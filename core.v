==> flow/design.v <==
module core (
    clk,
    rstn,
    iaddr,
    idata,
    ivalid,
    daddr,
    drdata,
    drvalid,
    dwdata,
    dwe
);
input   wire    clk;
input   wire    rstn;
output  wire    [31:0]  iaddr;
input   wire    [31:0]  idata;
input   wire            ivalid;
output  reg     [31:0]  daddr;
input   wire    [31:0]  drdata;
input   wire            drvalid;
output  reg     [31:0]  dwdata;
output  reg     [3:0]   dwe;
reg     [31:0]  xreg    [0:31];
reg     [31:0]  inst;
reg     [31:0]  mcycle;
wire    [4:0]   i_rs1   =   inst[19:15];
wire    [4:0]   i_rs2   =   inst[24:20];
wire    [4:0]   i_rd    =   inst[11:7];
wire    [2:0]   i_fun3  =   inst[14:12];
wire    [6:0]   i_fun7  =   inst[31:25];
wire    [11:0]  i_iimm  =   inst[31:20];
wire    [11:0]  i_simm  =   {inst[31:25], inst[11:7]};
wire    [12:0]  i_bimm  =   {inst[31], inst[7], inst[30:25], inst[11:8], 1'h0};
wire    [31:0]  i_uimm  =   {inst[31:12], 12'h0};
wire    [20:0]  i_jimm  =   {inst[31], inst[19:12], inst[20], inst[30:21], 1'h0};
reg     [31:0]  pc;
reg     [3:0]   flush;
wire            halt;
reg             sub_stage;
assign halt = !ivalid || !drvalid;
assign iaddr = pc;
function [31:0] GET_XREG;
    input [4:0] REG;
    begin
        GET_XREG = REG ? xreg[REG] : 0;
    end
endfunction
function [31:0] ALU;
    input   wire    [31:0]  a;
    input   wire    [31:0]  b;
    input   wire    [3:0]   op;
    begin
        case(op)
        'b0000:    ALU = a + b;
        'b1000:    ALU = a - b;
        'b0001:    ALU = a << b[4:0];
        'b0010:    ALU = $signed(a) < $signed(b);
        'b0011:   ALU = a < b;
        'b0100:    ALU = a ^ b;
        'b0101:    ALU = a >> b[4:0];
        'b1101:    ALU = $signed(a) >>> b[4:0];
        'b0110:     ALU = a | b;
        'b0111:    ALU = a & b;
        endcase
    end
endfunction
function [0:0] BALU;
    input   wire    [31:0]  a;
    input   wire    [31:0]  b;
    input   wire    [2:0]   op;
    begin
        case (op)
            'b000:    BALU = a == b ? 1 : 0;
            'b001:    BALU = a != b ? 1 : 0;
            'b100:    BALU = $signed(a) < $signed(b) ? 1 : 0;
            'b101:    BALU = $signed(a) >= $signed(b) ? 1 : 0;
            'b110:   BALU = a < b ? 1 : 0;
            'b111:   BALU = a >= b ? 1 : 0;
        endcase
    end
endfunction
always @ (posedge clk) begin
    if (!rstn) begin
        pc <= 'h00000000;
        inst <= 0;
        flush <= 0;
        sub_stage <= 0;
        daddr <= 0;
        dwdata <= 0;
        dwe <= 0;
        mcycle <= 0;
    end
    else begin
        mcycle <= mcycle + 1;
        flush <=    halt ? flush :
                    flush ? flush - 1 :
                    (
                        inst[6:0] == 'b1101111 ||
                        inst[6:0] == 'b1100111 ||
                        inst[6:0] == 'b1100011
                    ) ? 1 : 0;
        inst <=     halt ? inst :
                    flush ? 0 : (
                        inst[6:0] == 'b0000011 ||
                        inst[6:0] == 'b0100011
                    ) ? inst : idata;
        if (!halt && !flush) begin
            if (
                inst[6:0] == 'b1101111 ||
                inst[6:0] == 'b1100111 ||
                inst[6:0] == 'b1100011 ||
                inst[6:0] == 'b0000011 ||
                inst[6:0] == 'b0100011
            ) begin
            end
            else begin
                pc <= pc + 4;
            end
        end
        if (!halt && !flush && inst) begin
            casez (inst)
                'b?????????????????????????0110111:      begin
                    xreg[i_rd] <= i_uimm;
                end
                'b?????????????????????????0010111:    begin
                    xreg[i_rd] <= ALU(pc - 4, i_uimm, 'b0000);
                end
                'b?????????????????????????1101111:      begin
                    xreg[i_rd] <= pc;
                    pc <= ALU(pc - 4, {{12{i_jimm[20]}}, i_jimm[19:0]}, 'b0000);
                end
                'b?????????????????000?????1100111:     begin
                    xreg[i_rd] <= pc;
                    pc <= ALU(GET_XREG(i_rs1), {{12{i_jimm[20]}}, i_jimm[19:0]}, 'b0000);
                end
                'b?????????????????????????1100011:   begin
                    pc <= BALU(GET_XREG(i_rs1), GET_XREG(i_rs2), i_fun3) ? pc + {{20{i_bimm[12]}}, i_bimm[11:0]} - 4: pc;
                end
                'b?????????????????????????0000011:     begin
                    if (sub_stage == 0) begin
                        daddr <= ALU(GET_XREG(i_rs1), {{21{i_iimm[11]}}, i_iimm[10:0]}, 'b0000);
                        sub_stage <= 1;
                    end
                    else begin
                        xreg[i_rd] <= drdata;
                        pc <= pc + 4;
                        inst <= idata;
                        sub_stage <= 0;
                    end
                end
                'b?????????????????????????0100011:    begin
                    if (sub_stage == 0) begin
                        daddr <= ALU(GET_XREG(i_rs1), {{21{i_simm[11]}}, i_simm[10:0]}, 'b0000);
                        dwdata <= GET_XREG(i_rs2);
                        dwe <= 15;
                        sub_stage <= 1;
                    end
                    else begin
                        dwe <= 0;
                        pc <= pc + 4;
                        inst <= idata;
                        sub_stage <= 0;
                    end
                end
                'b?????????????????????????0010011:     begin
                    if (i_fun3 == 'b0011) begin
                        xreg[i_rd] <= ALU(GET_XREG(i_rs1), i_iimm, i_fun3);
                    end
                    else begin
                        xreg[i_rd] <= ALU(GET_XREG(i_rs1), {{21{i_iimm[11]}}, i_iimm[10:0]}, i_fun3);
                    end
                end
                'b?????????????????????????0110011:      begin
                    xreg[i_rd] <= ALU(GET_XREG(i_rs1), GET_XREG(i_rs2), i_fun3);
                end
                'b?????????????????????????1110011:   begin
                    casez (inst)
                        'b?????????????????001?????1110011:
                            xreg[i_rd] <= mcycle;
                        'b?????????????????010?????1110011:
                            xreg[i_rd] <= mcycle;
                        'b?????????????????011?????1110011:
                            xreg[i_rd] <= mcycle;
                        'b?????????????????101?????1110011:
                            xreg[i_rd] <= mcycle;
                        'b?????????????????110?????1110011:
                            xreg[i_rd] <= mcycle;
                        'b?????????????????111?????1110011:
                            xreg[i_rd] <= mcycle;
                    endcase
                end
            endcase
        end
    end
end
endmodule
From RTL to reports: core
The steps from the RTL of core to its reports follow in flow order. Lines are those of the file above, counted from 1. Library cell names are shortened. A cell with - has no value.

Design top: core. Clock input: clk. Cell library: sky130hd. Library corner: tt_025C_1v80.

Elaborated design
Yosys after proc, flatten, opt, wreduce and memory -nomap, before mapping. Print and check cells are not counted. Memory sizes are those after Yosys's memory passes, which may raise the word count (mostly to a power of two), join words into wider ones and drop unused or constant bits.

Under word width x clocked read ports stands 64. Latch bits: 0. For RAM bits the number is 1024. Under bits in read-only memories stands 0. Memories: 1. Input port bits: 68. Register bits: 169. The entry for cells after elaboration reads 255.

Memory list: xreg (depth 32, bits a word 32, read ports 2, wr ports 1, RTL line 23) `reg     [31:0]  xreg    [0:31];`.

The entry for eq/ne operators reads 29. Under shift operators stands 4. For mux-type cells the number is 151. The entry for bitwise gates (word level) reads 20. For $mul the number is 0. For divide/modulo/power cells the number is 0. The figure for reductions and logical operators is 22. The figure for order comparisons is 8. For $add $sub $neg the number is 12.

Operators by type and width (count): 2-to-1 mux 32 bit (79); case mux 32 bit (select 8 bit) (1); adder 32 bit (7); case mux 32 bit (select 7 bit) (1); less-than comparator 32 bit (4); case mux 32 bit (select 4 bit) (1); less-than comparator 32 x 12 -> 1 bit (2); subtractor 32 x 3 -> 32 bit (second input constant) (2); greater-or-equal comparator 32 bit (2); AND 32 bit (2); OR 32 bit (2); XOR 32 bit (2); left shift 32 x 5 -> 32 bit (2); >> shifter 32 x 5 -> 32 bit (2); case mux 32 bit (select 2 bit) (1); 2-to-1 mux 1 bit (63); logical AND 1 x 32 -> 1 bit (1); adder 32 x 1 -> 32 bit (second input constant) (1); adder 32 x 3 -> 32 bit (second input constant) (1); == test 32 bit (1); != test 32 bit (1); == test 10 bit (second input constant) (3); == test 7 bit (second input constant) (4); == test 7 x 6 -> 1 bit (second input constant) (3); == test 10 x 9 -> 1 bit (second input constant) (2); == test 7 x 5 -> 1 bit (second input constant) (2); OR 1 bit (13); == test 3 bit (second input constant) (4).

Other operator kinds: 24; their cells: 37.

Logic depth
Yosys ltp: most cells in a row. Word level: on the elaborated netlist, between registers, memories and ports. Mapped: between sequential cells and ports; inverters and the memories' decode and read muxes count.

The entry for depth after elaboration reads 20. ABC_AREA: 0. The figure for gate-level depth with buffers is 29.

Netlist
Yosys stat after the flow's synthesis: flattened, memories mapped to cells. It holds for the ABC_AREA given above (unset counts as 0); a run with the other value may have another netlist. The area totals of this step are shown rounded.

Cells by type: edfxtp_1 (count 1024, area in all 3.07E+04 um2); mux4_2 (count 472, area in all 1.06E+04 um2); ha_1 (count 312, area in all 3.9E+03 um2); dfxtp_1 (count 166, area in all 3.32E+03 um2); mux2i_1 (count 267, area in all 2.67E+03 um2); a21oi_1 (count 404, area in all 2.02E+03 um2); o21ai_0 (count 343, area in all 1.72E+03 um2); nor2_1 (count 456, area in all 1.71E+03 um2); nand2_1 (count 369, area in all 1.39E+03 um2); xnor2_1 (count 153, area in all 1.34E+03 um2); a22oi_1 (count 162, area in all 1.22E+03 um2); clkbuf_1 (count 282, area in all 1.06E+03 um2); inv_1 (count 280, area in all 1.05E+03 um2); a211oi_1 (count 114, area in all 855.821 um2); nand3_1 (count 133, area in all 665.638 um2); nor3_1 (count 106, area in all 530.509 um2); mux2_2 (count 44, area in all 495.475 um2); xor2_1 (count 51, area in all 446.678 um2).

Not listed: further types 92, cells in them 1094.

The entry for buffer cells reads 440. For standard cells after synthesis the number is 6232. The entry for mapped flip-flops reads 1190. The figure for mapped area is 74240 um2. The entry for area of sequential cells reads 34070 um2.

Worst setup path after synthesis
Source: OpenSTA report_checks on the synthesized netlist (no wires, ideal clock, input and output delay 20% of the period each), path of least setup slack; recovery checks are left aside. Register names are those of the netlist, which keeps one name where synthesis merged equal registers.

Kind: register to register. Start: register inst[20]. End: memory xreg[0][29]. Under clock period stands 7570 ps. For delay of the path the number is 7591 ps. The figure for buffers on the path is 7. The figure for time at the first pin is 0 ps. Setup time: 377 ps. Under setup slack stands -20 ps. The entry for stages reads 26. Under data arrival time stands 7214 ps. Under data required time stands 7193 ps. Period reached after synthesis: 7590 ps.

"delay of the path" = arrival - input delay + setup time. "stages": output pins that drive a net of the path, with the launching flip-flop's if there is one; two outputs of one cell count as two. "period reached after synthesis" = period - worst setup slack (recovery checks aside). The figure is calculated, with input and output delays left at 20% of the set period. A register here has more assigning lines than the two given.

Path through: dfxtp_1 > buf_4 > buf_4 > buf_4 > buf_6 > buf_2 > buf_2 > buf_2 > mux4_2 > mux4_2 > nand2_1 > o21ai_0 > inv_1 > ha_1 > nor2b_1 > o31a_1 > a2111oi_2 > a2111oi_0 > nor4_1 > o41ai_1 > o31ai_1 > a2111oi_0 > or4b_1 > a21oi_1 > o21ai_1 > a21oi_1.

RTL lines, path post-synthesis: start, declared (RTL line 24) `reg     [31:0]  inst;`; start, assigned (RTL line 102) `inst <=     halt ? inst :`; start, assigned (RTL line 147) `inst <= idata;`; end, declared (RTL line 23) `reg     [31:0]  xreg    [0:31];`.

No chain of elaborated cells between the ends is given.

Worst path after layout
From the final timing report of run A: the path of least setup slack in the routed layout; clock arrival at registers is part of the times. The path's times are printed in steps of 10 ps; the period is the one set.

Kind: register to register. Start: register inst[15]. End: memory xreg[31][18]. Under data required time stands 10480 ps. The figure for time at the first pin is 790 ps. Under data arrival time stands 8590 ps. Under clock period stands 9990 ps. Under setup slack stands 1890 ps. Setup time: 280 ps. The entry for stages reads 16. The figure for buffers on the path is 2.

A register here has more assigning lines than the two given.

Path through: dfxtp_4 > buf_4 > mux4_2 > mux2i_1 > nor2_1 > nor3_2 > inv_1 > ha_1 > nor4_1 > a21oi_1 > o311ai_0 > nor2_1 > a221oi_1 > o211ai_1 > o21a_1 > buf_4.

RTL lines, path after layout: start, declared (RTL line 24) `reg     [31:0]  inst;`; start, assigned (RTL line 102) `inst <=     halt ? inst :`; start, assigned (RTL line 147) `inst <= idata;`; end, declared (RTL line 23) `reg     [31:0]  xreg    [0:31];`.

No chain of elaborated cells between the ends is given.

Appendix: measured runs

Measured results for core: 2 stored runs of the Yosys and OpenROAD flow on sky130hd. The settings differ; the order carries no meaning. The constraints put input and output delay at 20% of the set period each and load the outputs with 0.01 pF. "overall power": no workload was simulated; the value follows from the tool's default switching activity. The results are shown rounded.

Run A has these settings: period_ns 9.99; CAP_MARGIN 20; CORE_MARGIN 2; CORE_UTILIZATION 40; SLEW_MARGIN 20. The measured lowest setup slack is 1889 ps. The area of the synthesized netlist reads 74240 um2. The total negative slack reads 0 ps. The measured std-cell area (final layout) is 83910 um2. For the die size the run shows 189100 um2. The worst hold slack after layout is 449 ps. The overall power is 0.01277 W.

Run B has these settings: period_ns 12.1; CORE_UTILIZATION 37; SETUP_SLACK_MARGIN 2.74; PLACE_DENSITY_LB_ADDON 0.29; CORE_ASPECT_RATIO 1.04; CELL_PAD_IN_SITES_GLOBAL_PLACEMENT 2; ABC_AREA 0; GPL_TIMING_DRIVEN 0; CTS_CLUSTER_SIZE 27; CAP_MARGIN 35; SLEW_MARGIN 40; CORE_MARGIN 2. The measured lowest setup slack is 2459 ps. The area of the synthesized netlist reads 74240 um2. The total negative slack reads 0 ps. The measured std-cell area (final layout) is 88130 um2. For the die size the run shows 204200 um2. The worst hold slack after layout is 451 ps. The overall power is 0.01088 W.
